==> flow/design.v <==
module KeyPadDecoder(
input [3:0] In, 
output reg [3:0] Out
);
always @(In) begin
	case (In)
		4'b0000: Out = 4'h1;
		4'b0001: Out = 4'h2;
		4'b0010: Out = 4'h3;
		4'b0011: Out = 4'hA;
		4'b0100: Out = 4'h4;
		4'b0101: Out = 4'h5;
		4'b0110: Out = 4'h6;
		4'b0111: Out = 4'hB;
		4'b1000: Out = 4'h7;
		4'b1001: Out = 4'h8;
		4'b1010: Out = 4'h9;
		4'b1011: Out = 4'hC;
		4'b1100: Out = 4'hF;
		4'b1101: Out = 4'h0;
		4'b1110: Out = 4'hE;
		4'b1111: Out = 4'hD;
     default: Out = 4'h1;
	endcase
end
endmodule
module KeyPadInterpreter(
    input  Clock, 
    input  ResetButton,
    input  KeyRead, 			
    input  [3:0] RowDataIn,
    output KeyReady,			
    output [3:0] DataOut,
    output [3:0] ColDataOut,
    output [3:0] PressCount
);
    wire [3:0] KeyCode;
    wire LFSRRst;
    wire LFSRFlg;
    LFSR25000       LFSR     (Clock, LFSRRst, LFSRFlg);
    KeyPadScanner   Scanner  (ResetButton, Clock, RowDataIn, ColDataOut, LFSRRst, LFSRFlg, KeyCode, KeyReady, KeyRead);
    PulseCounter    Count    (ResetButton, Clock, KeyReady, PressCount);
    KeyPadDecoder   Decoder  (KeyCode, DataOut);
endmodule
module KeyPadScanner(
input Reset,
input Clock, 
input [3:0] RowIn, 
output [3:0] ColOut, 
output reg LFSRReset, 
input LFSRFlg, 
output reg [3:0] RowColVector, 
output reg KeyRdy, 
input KeyRd
);
parameter Scan=2'b00, Calculate=2'b01, Analyize=2'b10, WaitForRead=2'b11;
reg [1:0] State;
reg [2:0] Counter;
reg [15:0] Data;
reg [3:0] Col;
reg [3:0] Sum;
reg ZeroChecker;
reg waitbit;
assign ColOut[0] = Col[0] ? 1'bz : 1'b0; 
assign ColOut[1] = Col[1] ? 1'bz : 1'b0; 
assign ColOut[2] = Col[2] ? 1'bz : 1'b0; 
assign ColOut[3] = Col[3] ? 1'bz : 1'b0; 
always @(posedge Clock, negedge Reset) begin
	if (Reset == 0) begin
		State <= Scan;
		Col <= 4'b0111;
		LFSRReset <= 0;
		KeyRdy <= 0;
		RowColVector <= 4'b1101;
		Counter <= 0;
		Data <= 16'hFFFF;
		Sum <= 0;
		ZeroChecker <= 0;
		waitbit <= 0;
	end
	else begin
		case(State)
			Scan: begin
				if(LFSRFlg == 1) begin
					case(Col)
						4'b0111: begin 
							if(waitbit == 1) begin
								Data[15:12] <= RowIn;
								Col <= 4'b1011;
								waitbit <= 0;
							end
							else waitbit <= 1;
						end
						4'b1011: begin
							if(waitbit == 1) begin
								Data[11:8] <= RowIn;
								Col <= 4'b1101;
								waitbit <= 0;
							end
							else waitbit <= 1;
						end
						4'b1101: begin
							if(waitbit == 1) begin
								Data[7:4] <= RowIn;
								Col <= 4'b1110;
								waitbit <= 0;
							end
							else waitbit <= 1;
						end
						4'b1110: begin
							if(waitbit == 1) begin
								Data[3:0] <= RowIn;
								Col <= 4'b0111;
								State <= Calculate;	
								waitbit <= 0;
							end
							else waitbit <= 1;
						end
						default: begin
							Col <= 4'b1110;
							Counter <= 0;
						end
					endcase
					LFSRReset <= 0;
				end
				else begin
					LFSRReset <= 1;
				end
			end
			Calculate: begin
				Sum <= ~Data[0] + ~Data[1] + ~Data[2] + ~Data[3]
					 + ~Data[4] + ~Data[5] + ~Data[6] + ~Data[7]
					 + ~Data[8] + ~Data[9] + ~Data[10] + ~Data[11]
					 + ~Data[12] + ~Data[13] + ~Data[14] + ~Data[15]; 
				State <= Analyize;
			end
			Analyize: begin
				if (ZeroChecker== 1'b1) begin
					if(Sum == 4'b0001) begin
						Counter <= Counter + 1'b1;
						if(Counter == 3'b100) begin
							case(Data)
								16'hFFFE : RowColVector <= 4'b0000; 
								16'hFFFD : RowColVector <= 4'b0100; 
								16'hFFFB : RowColVector <= 4'b1000; 
								16'hFFF7 : RowColVector <= 4'b1100; 
								16'hFFEF : RowColVector <= 4'b0001; 
								16'hFFDF : RowColVector <= 4'b0101; 
								16'hFFBF : RowColVector <= 4'b1001; 
								16'hFF7F : RowColVector <= 4'b1101; 
								16'hFEFF : RowColVector <= 4'b0010; 
								16'hFDFF : RowColVector <= 4'b0110; 
								16'hFBFF : RowColVector <= 4'b1010; 
								16'hF7FF : RowColVector <= 4'b1110; 
								16'hEFFF : RowColVector <= 4'b0011; 
								16'hDFFF : RowColVector <= 4'b0111; 
								16'hBFFF : RowColVector <= 4'b1011; 
								16'h7FFF : RowColVector <= 4'b1111; 
								default  : RowColVector <= 4'b0000; 
							endcase
							KeyRdy <= 1;
							State <= WaitForRead;
							Counter <= 0;
							ZeroChecker <= 0;
						end
					end
					else if (Sum == 4'b0000) begin 
						Counter <= 0;
						State <= Scan;
					end
					else begin 
						ZeroChecker <= 1'b0; 
						Counter <= 0; 
						State <= Scan;
					end
				end
				else if (Sum == 4'b0000) begin
					ZeroChecker <= 1'b1;
					State <= Scan;
				end
				else State <= Scan;
			end
			WaitForRead: begin
				if(KeyRd == 1) begin
					KeyRdy <= 0;
					LFSRReset <= 0;
					State <= Scan;
				end
			end 
			default: begin 
				State <= Scan;
				Col <= 4'b1110;
				LFSRReset <= 0;
				KeyRdy <= 1;
				RowColVector <= 4'b1111;
				Counter <= 0;
				Data <= 16'hFFFF;
				Sum <= 0;
			end
		endcase
	end
end
endmodule
module LFSR25000(
    input Clock,
    input Reset,
    output reg Out
);
    reg [8:0] counter;
    always @(posedge Clock or negedge Reset) begin
        if (Reset == 0) begin
            Out <= 0;
            counter <= 9'd0;
        end else begin
            if (counter == 9'd249) begin
                Out <= 1;
                counter <= 9'd0;
            end else begin
                Out <= 0;
                counter <= counter + 1'b1;
            end
        end
    end
endmodule
module PulseCounter(
input Reset,
input Clock,
input In, 
output [3:0] Out
);
reg [3:0] Counter;
reg toggle;
always @(posedge Clock, negedge Reset) begin
	if ( Reset == 0 ) 
		Counter <= 4'b0000;
	else begin
		if ((In==1) & (toggle==0)) begin
			Counter <= Counter + 1'b1;
			toggle <= 1;
	    end
		else if (In==0) begin
			toggle <= 0;
		end
	end
end
assign Out = Counter;
endmodule
Reports on KeyPadInterpreter
The steps from the RTL of KeyPadInterpreter to its reports follow in flow order.
Lines are those of the file above, counted from 1.
Library cell names are shortened.
{ "setup": {"top_module": "KeyPadInterpreter", "clock": "Clock", "library": "sky130hd", "lib_corner": "tt_025C_1v80"} }

After elaboration
Source: Yosys, flattened and elaborated, memories not mapped. Widths are those after wreduce. Registers that Yosys merges into a memory's read port (data or address) are not register bits. Print and check cells do not count.
Memory sizes are those after Yosys's memory passes, which may raise the word count (mostly to a power of two), join words into wider ones and drop unused or constant bits.
{ "classes": {"add_sub_neg": 18, "n_eq": 39, "muxes": 40, "logic": 18, "reduce_and_logical": 20} }
{ "ops": {"columns": ["cell", "n"], "rows": [
  ["16-bit equality test (second input constant)", 14],
  ["1-bit NOT with 4-bit output", 16],
  ["4-bit adder", 15],
  ["4-bit case mux with 15-bit select", 1],
  ["4-bit AND reduction", 6],
  ["2-bit by 1-bit inequality test with 1-bit output (second input constant)", 9],
  ["1-bit 2-to-1 mux", 17],
  ["16-bit by 15-bit equality test with 1-bit output (second input constant)", 1],
  ["4-bit case mux with 4-bit select", 1],
  ["4-bit 2-to-1 mux", 4],
  ["3-bit 2-to-1 mux", 5],
  ["2-bit 2-to-1 mux", 7],
  ["4-bit equality test (second input constant)", 3],
  ["6-bit AND reduction", 2],
  ["9-bit by 1-bit adder with 9-bit output (second input constant)", 1],
  ["9-bit by 8-bit equality test with 1-bit output (second input constant)", 1],
  ["9-bit 2-to-1 mux", 1],
  ["2-bit inequality test (second input constant)", 4],
  ["4-bit nonzero test", 2],
  ["2-bit case mux with 4-bit select", 1],
  ["2-bit nonzero test", 3],
  ["3-bit case mux with 2-bit select", 1],
  ["5-bit AND reduction", 1],
  ["2-bit equality test (second input constant)", 2],
  ["2-bit AND reduction", 2],
  ["4-bit by 1-bit adder with 4-bit output (second input constant)", 1],
  ["4-bit by 1-bit equality test with 1-bit output (second input constant)", 1],
  ["4-bit by 3-bit equality test with 1-bit output (second input constant)", 1]
]} }
Not listed: further kinds 11, cells in them 12.
{ "word_totals": {"ff_bits": 52, "romBits": 64, "memories": 1, "input_bits": 7} }
{ "memory_table": {"columns": ["memory", "size", "word_bits", "rd", "write_ports", "line", "source"], "rows": [
  ["(no name shown)", 16, 4, 1, 0, 6, "case (In)"]
]} }

Logic depth
Yosys ltp: most cells in a row. Word level: on the elaborated netlist, between registers, memories and ports. Mapped: between sequential cells and ports; inverters and the memories' decode and read muxes count.
{ "logic_depth": {"word_depth": 16, "abc_area": 0, "depth_mapped": 15} }

After synthesis
Yosys stat after the flow's synthesis: flattened, memories mapped to cells. It holds for the ABC_AREA given above (unset counts as 0); a run with the other value may have another netlist.
{ "synth_totals": {"cell_count": 337, "area_um2": 3423.3, "seq_area_um2": 1385.1, "ffs": 54, "buf_cells": 15} }
{ "types": {"columns": ["cell", "n"], "rows": [
  ["dfrtp_1", 30],
  ["dfstp_2", 23],
  ["ha_1", 18],
  ["fa_1", 10],
  ["mux2_2", 12],
  ["o21ai_0", 26],
  ["xnor2_1", 12],
  ["inv_1", 27],
  ["nand2_1", 27],
  ["nor2_1", 24],
  ["a21oi_1", 17],
  ["nand3_1", 14],
  ["nand4_1", 9],
  ["nand4b_1", 6],
  ["xor2_1", 6],
  ["buf_4", 5],
  ["buf_6", 3],
  ["nor3_4", 2]
]} }
Not listed: further types 42, cells in them 66.
The figures by module come from a second, unflattened synthesis with its own total; it is not the netlist above.
{ "hier_totals": {"cells_unflattened": 343, "hier_area_um2": 3463.3} }
Each row is one instance without its submodules.
{ "by_module": {"columns": ["module", "n_inst", "n_cells", "area_um2", "seq_area_um2"], "rows": [
  ["KeyPadScanner", 1, 264, 2570.0, 1004.7],
  ["LFSR25000", 1, 45, 470.5, 250.2],
  ["PulseCounter", 1, 15, 249.0, 130.1],
  ["KeyPadDecoder", 1, 19, 173.9, 0.0],
  ["KeyPadInterpreter", 1, 0, 0.0, 0.0]
]} }

Worst setup path after synthesis
OpenSTA on the mapped netlist: ideal clock, no wires. The path of least setup slack (recovery checks aside). Input and output delay are each 20% of the period. Register names are those of the netlist, which keeps one name where synthesis merged equal registers.
{ "synth_timing": {"path_kind": "register to register", "from": "reg Scanner.Data[5]", "to": "reg Scanner.Sum[3]", "period_ns": 5.08, "t_first_pin_ns": 0.000, "arrival_ns": 3.665, "t_required_ns": 4.955, "path_slack_ns": 1.291, "path_delay_ns": 3.790, "path_stages": 14, "path_buffers": 1, "period_less_setup_slack_ns": 3.789} }
"path_delay_ns" = arrival - input delay + setup time.
"path_stages": output pins that drive a net of the path, with the launching flip-flop's if there is one; two outputs of one cell count as two.
"period_less_setup_slack_ns" is the clock period less the worst setup slack; recovery checks do not enter. This is arithmetic on one report: input and output delays are still those of the set period (20% each).
The rows between start and end are the longest chain of elaborated cells between them; the timing report does not say that the signal goes this way. Where chains are equally long, one stands for them.
A line is the first line of the expression or statement that the cell stems from. Yosys adds cells for indexed reads and writes and turns some case tables into memories.
At most two assigning lines are given for a register; there are more.
{ "synth_via": {"path_cell_list": "dfstp_2 > buf_2 > inv_1 > fa_1 > inv_1 > fa_1 > fa_1 > fa_1 > inv_1 > ha_1 > a21o_1 > a21oi_1 > xnor2_1 > mux2_2", "elab_chain_len": 12} }
{ "synth_rtl": {"columns": ["item", "line", "source"], "rows": [
  ["start, declared", 59, "reg [15:0] Data;"],
  ["start, assigned", 76, "Data <= 16'hFFFF;"],
  ["start, assigned", 104, "Data[7:4] <= RowIn;"],
  ["1-bit NOT with 4-bit output", 132, "+ ~Data[4] + ~Data[5] + ~Data[6] + ~Data[7]"],
  ["4-bit adder (11 in a row)", 131, "Sum <= ~Data[0] + ~Data[1] + ~Data[2] + ~Data[3]"],
  ["end, assigned", 77, "Sum <= 0;"],
  ["end, assigned", 131, null],
  ["end, declared", 61, "reg [3:0] Sum;"]
]} }

Path in the finished layout
From the final timing report of flow run B: the path of least setup slack in the routed layout; clock arrival at registers is part of the times.
{ "layout_timing": {"path_kind": "register to register", "from": "reg Scanner.Data[9]", "to": "reg Scanner.Sum[3]", "period_ns": 3.96, "t_first_pin_ns": 0.31, "arrival_ns": 3.92, "t_required_ns": 4.17, "path_slack_ns": 0.26, "path_stages": 13, "path_buffers": 0} }
The rows between start and end are the longest chain of elaborated cells between them; the timing report does not say that the signal goes this way. Where chains are equally long, one stands for them.
At most two assigning lines are given for a register; there are more.
{ "layout_via": {"path_cell_list": "dfstp_2 > inv_1 > fa_1 > inv_1 > fa_1 > fa_1 > fa_1 > inv_1 > ha_1 > a21o_1 > a21oi_1 > xnor2_1 > mux2_2", "elab_chain_len": 8} }
{ "layout_rtl": {"columns": ["item", "line", "source"], "rows": [
  ["start, declared", 59, "reg [15:0] Data;"],
  ["start, assigned", 76, "Data <= 16'hFFFF;"],
  ["start, assigned", 96, "Data[11:8] <= RowIn;"],
  ["1-bit NOT with 4-bit output", 133, "+ ~Data[8] + ~Data[9] + ~Data[10] + ~Data[11]"],
  ["4-bit adder (7 in a row)", 131, "Sum <= ~Data[0] + ~Data[1] + ~Data[2] + ~Data[3]"],
  ["end, assigned", 77, "Sum <= 0;"],
  ["end, assigned", 131, null],
  ["end, declared", 61, "reg [3:0] Sum;"]
]} }

Measured data: module KeyPadInterpreter, platform sky130hd, 2 stored runs of the flow under differing settings, order arbitrary. Input and output delays are each 20% of the period that was set; the output load is 0.01 pF.
"achieved clock period (ns)" = clock period - worst setup slack. The figure is calculated, with input and output delays left at 20% of the set period.
"worst setup path time (ns)" = time allowed to the worst setup path (clock period - input delay - output delay, where it has them) - its slack; a late launch clock adds to it, a late capture clock takes from it.
"finish__power__total" is the tool's figure for a default switching activity; nothing was simulated.

settings of flow run A
{
  "period_ns": 2.5,
  "CORE_UTILIZATION": 58,
  "PLACE_DENSITY_LB_ADDON": 0.12,
  "CORE_ASPECT_RATIO": 1.3,
  "CORE_MARGIN": 5,
  "CELL_PAD_IN_SITES_DETAIL_PLACEMENT": 2,
  "GPL_TIMING_DRIVEN": 1,
  "GPL_ROUTABILITY_DRIVEN": 1,
  "CTS_CLUSTER_SIZE": 71,
  "CAP_MARGIN": 20,
  "SLEW_MARGIN": 20
}
report of flow run A: did not finish, place, DPL-0033

settings of flow run B
{
  "period_ns": 3.96,
  "SETUP_SLACK_MARGIN": -0.05,
  "CAP_MARGIN": 20,
  "CORE_MARGIN": 2,
  "CORE_UTILIZATION": 40,
  "SLEW_MARGIN": 20
}
report of flow run B
yosys chip area after synthesis (um^2): 3423.3
finish__design__die__area: 9314.2
finish__design__instance__area__stdcell: 3746.1
finish__design__instance__utilization: 0.4536
finish__timing__setup__ws: 0.256
finish__timing__setup__tns: 0.000
finish__timing__hold__ws: 0.190
finish__power__total: 1.079e-03
achieved clock period (ns): 3.704
worst setup path time (ns): 3.70
worst setup path kind: register to register

==> flow/design.v <==
`timescale 1 ns / 100 ps
module Debounce (
    input clk,
    input n_reset,       
    input button_in,     
    output reg DB_out    
);
    parameter N = 21;
    reg [N-1:0] q_reg, q_next;
    reg DFF1, DFF2;
    wire q_add, q_reset;
    assign q_reset = (DFF1 ^ DFF2);
    assign q_add   = ~(q_reg[N-1]);
    always @(*) begin
        case ({q_reset, q_add})
            2'b00: q_next = q_reg;
            2'b01: q_next = q_reg + 1;
            default: q_next = {N{1'b0}};
        endcase
    end
    always @(posedge clk) begin
        if (!n_reset) begin
            DFF1 <= 1'b0;
            DFF2 <= 1'b0;
            q_reg <= {N{1'b0}};
        end else begin
            DFF1 <= button_in;
            DFF2 <= DFF1;
            q_reg <= q_next;
        end
    end
    always @(posedge clk) begin
        if (q_reg[N-1])
            DB_out <= DFF2;
    end
endmodule
`timescale 1ns / 1ps
module Hex_Keypad_Grayhill_072(
    input [3:0] Row,       
    input S_Row,           
    input clock,
    input reset,
    output reg [3:0] Code,  
    output Valid,           
    output reg [3:0] Col    
);
    wire [3:0] Row_clean;
    Debounce db0 (.clk(clock), .n_reset(reset), .button_in(Row[0]), .DB_out(Row_clean[0]));
    Debounce db1 (.clk(clock), .n_reset(reset), .button_in(Row[1]), .DB_out(Row_clean[1]));
    Debounce db2 (.clk(clock), .n_reset(reset), .button_in(Row[2]), .DB_out(Row_clean[2]));
    Debounce db3 (.clk(clock), .n_reset(reset), .button_in(Row[3]), .DB_out(Row_clean[3]));
    reg [1:0] scan_state;
    reg [3:0] key_val;
    reg key_valid;
    assign Valid = key_valid;
    always @(posedge clock or negedge reset) begin
        if (!reset) begin
            scan_state <= 2'd0;
            Col <= 4'b1110;
            key_valid <= 1'b0;
            Code <= 4'h0;
        end else begin
            case (scan_state)
                2'd0: begin
                    Col <= 4'b1110;  
                    if (Row_clean != 4'b1111) begin
                        key_val <= Row_clean;
                        key_valid <= 1'b1;
                        scan_state <= 2'd1;
                    end
                end
                2'd1: begin
                    Col <= 4'b1101;  
                    if (Row_clean != 4'b1111) begin
                        key_val <= Row_clean;
                        key_valid <= 1'b1;
                        scan_state <= 2'd2;
                    end
                end
                2'd2: begin
                    Col <= 4'b1011;  
                    if (Row_clean != 4'b1111) begin
                        key_val <= Row_clean;
                        key_valid <= 1'b1;
                        scan_state <= 2'd3;
                    end
                end
                2'd3: begin
                    Col <= 4'b0111;  
                    if (Row_clean != 4'b1111) begin
                        key_val <= Row_clean;
                        key_valid <= 1'b1;
                        scan_state <= 2'd0;
                    end
                end
            endcase
        end
    end
    always @(*) begin
        case ({Col, key_val})
            8'b1110_1110: Code = 4'h1;
            8'b1110_1101: Code = 4'h2;
            8'b1110_1011: Code = 4'h3;
            8'b1110_0111: Code = 4'hA;
            8'b1101_1110: Code = 4'h4;
            8'b1101_1101: Code = 4'h5;
            8'b1101_1011: Code = 4'h6;
            8'b1101_0111: Code = 4'hB;
            8'b1011_1110: Code = 4'h7;
            8'b1011_1101: Code = 4'h8;
            8'b1011_1011: Code = 4'h9;
            8'b1011_0111: Code = 4'hC;
            8'b0111_1110: Code = 4'hE;  
            8'b0111_1101: Code = 4'h0;
            8'b0111_1011: Code = 4'hF;  
            8'b0111_0111: Code = 4'hD;
            default: Code = 4'h0;
        endcase
    end
endmodule
module mod_lecturaTeclado (
    input        Clock,
    input        Reset_n,
    input  [3:0] KeyData,
    input        KeyReady,
    output reg   KeyRead,
    output reg [9:0] Num1_value,
    output reg [9:0] Num2_value,
    output reg        Num1_done,
    output reg        Num2_done,
    output reg        Sum_ready,
    output reg [3:0] disp_hundreds,
    output reg [3:0] disp_tens,
    output reg [3:0] disp_units,
    output reg [1:0] active_field
);
    localparam S_IDLE=3'd0, S_INPUT1=3'd1, S_INPUT2=3'd2, S_DONE=3'd3;
    reg [2:0] state;
    reg [3:0] n1_d2,n1_d1,n1_d0,n2_d2,n2_d1,n2_d0;
    reg keyready_q;
    wire keyready_rise = (KeyReady && !keyready_q);
    always @(posedge Clock or negedge Reset_n) begin
        if (!Reset_n) begin
            state<=S_IDLE; keyready_q<=0; KeyRead<=0;
            n1_d2<=0; n1_d1<=0; n1_d0<=0; n2_d2<=0; n2_d1<=0; n2_d0<=0;
            Num1_value<=0; Num2_value<=0;
            Num1_done<=0; Num2_done<=0; Sum_ready<=0;
            disp_hundreds<=0; disp_tens<=0; disp_units<=0;
            active_field<=0;
        end else begin
            keyready_q<=KeyReady;
            KeyRead<=0;
            case(state)
                S_IDLE: begin
                    Num1_done<=0; Num2_done<=0; Sum_ready<=0;
                    n1_d2<=0; n1_d1<=0; n1_d0<=0;
                    n2_d2<=0; n2_d1<=0; n2_d0<=0;
                    active_field<=2'd1;
                    state<=S_INPUT1;
                end
                S_INPUT1: if (keyready_rise) begin
                    if (KeyData<=4'h9) begin
                        n1_d2<=n1_d1; n1_d1<=n1_d0; n1_d0<=KeyData;
                        disp_hundreds<=n1_d1; disp_tens<=n1_d0; disp_units<=KeyData;
                        KeyRead<=1;
                    end else if (KeyData==4'hF) begin
                        Num1_done<=1; Num1_value<=(n1_d2*100)+(n1_d1*10)+n1_d0;
                        KeyRead<=1; active_field<=2'd2; state<=S_INPUT2;
                    end else KeyRead<=1;
                end
                S_INPUT2: if (keyready_rise) begin
                    if (KeyData<=4'h9) begin
                        n2_d2<=n2_d1; n2_d1<=n2_d0; n2_d0<=KeyData;
                        disp_hundreds<=n2_d1; disp_tens<=n2_d0; disp_units<=KeyData;
                        KeyRead<=1;
                    end else if (KeyData==4'hE) begin
                        Num2_done<=1; Num2_value<=(n2_d2*100)+(n2_d1*10)+n2_d0;
                        KeyRead<=1; active_field<=2'd3; state<=S_DONE;
                    end else KeyRead<=1;
                end
                S_DONE: Sum_ready<=(Num1_done & Num2_done);
            endcase
        end
    end
endmodule
module top_teclado (
    input clk_27MHz,
    input reset_button,
    input [3:0] Row,
    output [3:0] Col
);
    wire n_reset;
    wire [3:0] key_code;
    wire key_valid;
    wire key_ready;
    wire key_read;
    wire [9:0] num1, num2;
    wire num1_done, num2_done, sum_ready;
    Debounce u_db (
        .clk(clk_27MHz),
        .n_reset(1'b1),
        .button_in(reset_button),
        .DB_out(n_reset)
    );
    Hex_Keypad_Grayhill_072 u_keypad (
        .Row(Row),
        .S_Row(1'b0),
        .clock(clk_27MHz),
        .reset(~n_reset),
        .Code(key_code),
        .Valid(key_valid),
        .Col(Col)
    );
    mod_lecturaTeclado u_lectura (
        .Clock(clk_27MHz),
        .Reset_n(n_reset),
        .KeyData(key_code),
        .KeyReady(key_valid),
        .KeyRead(key_read),
        .Num1_value(num1),
        .Num2_value(num2),
        .Num1_done(num1_done),
        .Num2_done(num2_done),
        .Sum_ready(sum_ready)
    );
endmodule
### Step by step through the tools: top_teclado

What the tools print for top_teclado, step after step.
Lines are those of the file above, counted from 1.
Cell names lack the library's common part.
The mark n/a stands for no value.

| set-up | value |
|---|---|
| design top | top_teclado |
| clock input | clk_27MHz |
| library | sky130hd |
| library corner | tt_025C_1v80 |

### Elaborated design

Counts by Yosys on the flattened word-level netlist (proc, flatten, opt, wreduce; memories kept). Register bits leave out memories and registers merged into their read ports (data or address). Print and check cells are left out. Cells with the same type and inputs are merged into one.

| word-level totals | value |
|---|---|
| flip-flop bits (word level) | 126 |
| memory cells | 0 |
| bits in latches | 0 |
| input bits | 6 |
| clocked read ports x word width | 0 |
| bits in writable memories | 0 |
| ROM bits | 0 |
| output and inout port bits | 4 |
| elaborated cells | 69 |

| operators by class | value |
|---|---|
| multipliers | 0 |
| order comparisons | 0 |
| add/sub/neg operators | 5 |
| bitwise gates (word level) | 10 |
| multiplexer cells | 11 |
| divide/modulo/power cells | 0 |
| eq/ne operators | 13 |
| reductions and logical operators | 8 |
| shift operators | 0 |

Operator list:

| operator | count |
|---|---|
| 21-bit parallel mux with 2-bit select | 5 |
| 21-bit by 1-bit adder with 21-bit output with constant B | 5 |
| 4-bit parallel mux with 4-bit select | 1 |
| 2-bit by 1-bit equality test with 1-bit output with constant B | 6 |
| 2-bit logical NOT | 6 |
| 2-bit by 1-bit inequality test with 1-bit output with constant B | 4 |
| 2-bit parallel mux with 4-bit select | 1 |
| 2-bit two-way mux | 4 |
| 1-bit XOR | 5 |
| 1-bit NOT | 5 |
| 5-bit AND reduction | 1 |
| 2-bit equality test with constant B | 2 |
| 4-bit inequality test with constant B | 1 |
| 4-bit nonzero test | 1 |

### Depth

Yosys ltp: most cells in a row. Word level: on the elaborated netlist, between registers, memories and ports. Mapped: between sequential cells and ports; inverters and the memories' decode and read muxes count.

| logic depth | value |
|---|---|
| depth in word-level cells | 3 |
| ABC_AREA | 1 |
| mapped depth | 9 |
| gate-level depth less buffers | 9 |

### Synthesis result

The flow's flattened synthesis, as Yosys stat reports it; memories are mapped. The netlist is that of the ABC_AREA named above (0 if unset); the other value can give another one.

| synthesis totals | value |
|---|---|
| sequential part of the area | 2,867.8 um^2 |
| buffer cells | 10 |
| synthesis area | 6,212.2 um^2 |
| flip-flops | 128 |
| standard cells after synthesis | 833 |

Cell types:

| cell type | count | area in all (um^2) |
|---|---|---|
| dfxtp_1 | 94 | 1.88E+03 |
| edfxtp_1 | 26 | 780.749 |
| nand2_1 | 192 | 720.691 |
| nor2_1 | 136 | 510.49 |
| inv_1 | 92 | 345.331 |
| a21oi_1 | 66 | 330.317 |
| nand3_1 | 48 | 240.23 |
| nor2_4 | 18 | 202.694 |
| o21ai_0 | 33 | 165.158 |
| nand4_1 | 18 | 112.608 |
| dfstp_2 | 4 | 105.101 |
| dfrtp_1 | 4 | 100.096 |
| nor3_1 | 19 | 95.091 |
| nor2_2 | 13 | 81.328 |
| ha_1 | 5 | 62.56 |
| xor2_1 | 7 | 61.309 |
| nand2_2 | 7 | 43.792 |
| buf_2 | 8 | 40.038 |

Not listed: further types 21, cells in them 43.

### Path before layout

Source: OpenSTA report_checks on the synthesized netlist (no wires, ideal clock, input and output delay 20% of the period each), path of least setup slack; recovery checks are left aside. Register names are those of the netlist, which keeps one name where synthesis merged equal registers.

| timing path after synthesis | value |
|---|---|
| path type | register -> register |
| from | reg u_db.DFF2 |
| to | reg u_db.q_reg[0] |
| driving pins on the path | 4 |
| launch time at the first pin | 0 ps |
| delay of the path | 1,444 ps |
| clock period | 3,930 ps |
| arrival | 1,063 ps |
| path buffers | 0 |
| setup slack | 2,486 ps |
| synthesis period reached | 1,444 ps |

"delay of the path" = arrival - input delay + setup time.
"driving pins on the path" counts driving pins, that of a launching flip-flop among them; a cell with two outputs on the path counts twice.
"synthesis period reached" is the clock period less the worst setup slack; recovery checks do not enter. This is arithmetic on one report: input and output delays are still those of the set period (20% each).
The rows between start and end are the longest chain of elaborated cells between them; the timing report does not say that the signal goes this way. Where chains are equally long, one stands for them.
Each line given opens the expression or statement behind the cell; cells for indexed reads and writes are added by Yosys, which also makes memories of some case tables.
Only ways into the end's enable, where the timed path ends, are counted here.

| on the way, after synthesis | value |
|---|---|
| cell sequence | dfxtp_1 -> inv_1 -> or2_1 -> nand3_1 |
| length of the longest elaborated chain | 2 |
| elaborated cells on any way between the ends | 2 |
| those cells by class | logic: 1; reduce/logical: 1 |

Ends and longest elaborated chain, after synthesis:

| what | line | source |
|---|---|---|
| start: declaration | 10 | `reg DFF1, DFF2;` |
| start: assignment | 24 | `DFF2 <= 1'b0;` |
| start: assignment | 28 | `DFF2 <= DFF1;` |
| 1-bit XOR | 12 | `assign q_reset = (DFF1 ^ DFF2);` |
| 2-bit logical NOT | 15 | `case ({q_reset, q_add})` |
| end: assignment | 25 | `q_reg <= {N{1'b0}};` |
| end: assignment | 29 | `q_reg <= q_next;` |
| end: declaration | 9 | `reg [N-1:0] q_reg, q_next;` |

### Timing after layout

Path of least setup slack in the final report of stored run 1 (OpenROAD, finished layout, wires in). Where an end is a register, its clock arrival counts in the times.
The path's times are printed in steps of 10 ps; the period is the one set.

| timing path after layout | value |
|---|---|
| path type | register -> output |
| from | reg u_keypad.Col[2] |
| to | out Col[2] |
| arrival | 1,460 ps |
| setup slack | 1,200 ps |
| clock period | 3,320 ps |
| driving pins on the path | 2 |
| path buffers | 1 |
| launch time at the first pin | 430 ps |

A register here has more assigning lines than the two given.

| on the way, after layout | value |
|---|---|
| cell sequence | dfstp_2 -> clkdlybuf4s50_1 |
| length of the longest elaborated chain | 0 |
| elaborated cells on any way between the ends | 0 |

Ends and longest elaborated chain, after layout:

| what | line | source |
|---|---|---|
| start: declaration | 45 | `output reg [3:0] Col` |
| start: assignment | 59 | `Col <= 4'b1110;` |
| start: assignment | 65 | `Col <= 4'b1110;` |
| end: declaration | 190 | `output [3:0] Col` |

Subject: top_teclado on sky130hd, stored results

Hello all,

Flow measurements of top_teclado on sky130hd: 2 stored runs with different settings, listed in no order. Input and output delays are each 20% of the period that was set; the output load is 0.01 pF.
By "reached clock period" is meant the clock period of the run minus its worst setup slack. This is arithmetic on one report: input and output delays are still those of the set period (20% each).
By "worst setup path time" is meant the share of the clock period that the worst setup path is allowed (20% is reserved at inputs, 20% at outputs), minus its slack. Clock arrival times at its registers enter into it.
"power" rests on the timing tool's default activity at the inputs, not on a simulated workload.
"worst setup path time" is known to 10 ps.
A setting shown as -- is not set for that run.
A result given as -- is not shown for that run.

| setting or result | stored run 1 | stored run 2 |
|---|---|---|
| period_ns | 3.32 | 3.27 |
| CORE_UTILIZATION | 16 | 72 |
| TNS_END_PERCENT | 75 | 85 |
| ABC_AREA | 1 | 1 |
| GPL_TIMING_DRIVEN | 0 | -- |
| CAP_MARGIN | 15 | 20 |
| MIN_ROUTING_LAYER | met1 | -- |
| CORE_MARGIN | 2 | 3 |
| SLEW_MARGIN | 20 | 20 |
| SETUP_SLACK_MARGIN | -- | 0.74 |
| PLACE_DENSITY_LB_ADDON | -- | 0.2 |
| CORE_ASPECT_RATIO | -- | 0.74 |
| CELL_PAD_IN_SITES_DETAIL_PLACEMENT | -- | 1 |
| CTS_CLUSTER_SIZE | -- | 48 |
| CTS_CLUSTER_DIAMETER | -- | 88 |
| power (W) | 0.003506 | -- |
| smallest setup slack (ps) | 1,199 | -- |
| cell area after synthesis (um^2) | 6,212.2 | -- |
| setup TNS (ps) | 0 | -- |
| total die area (um^2) | 40,419.1 | -- |
| final utilization (%) | 19.6 | -- |
| reached clock period (ps) | 2,121 | -- |
| worst setup path time (ps) | 1,460 | -- |
| worst path kind | register -> output | -- |

Stored run 2: incomplete, placement halted on DPL-0033

Thanks
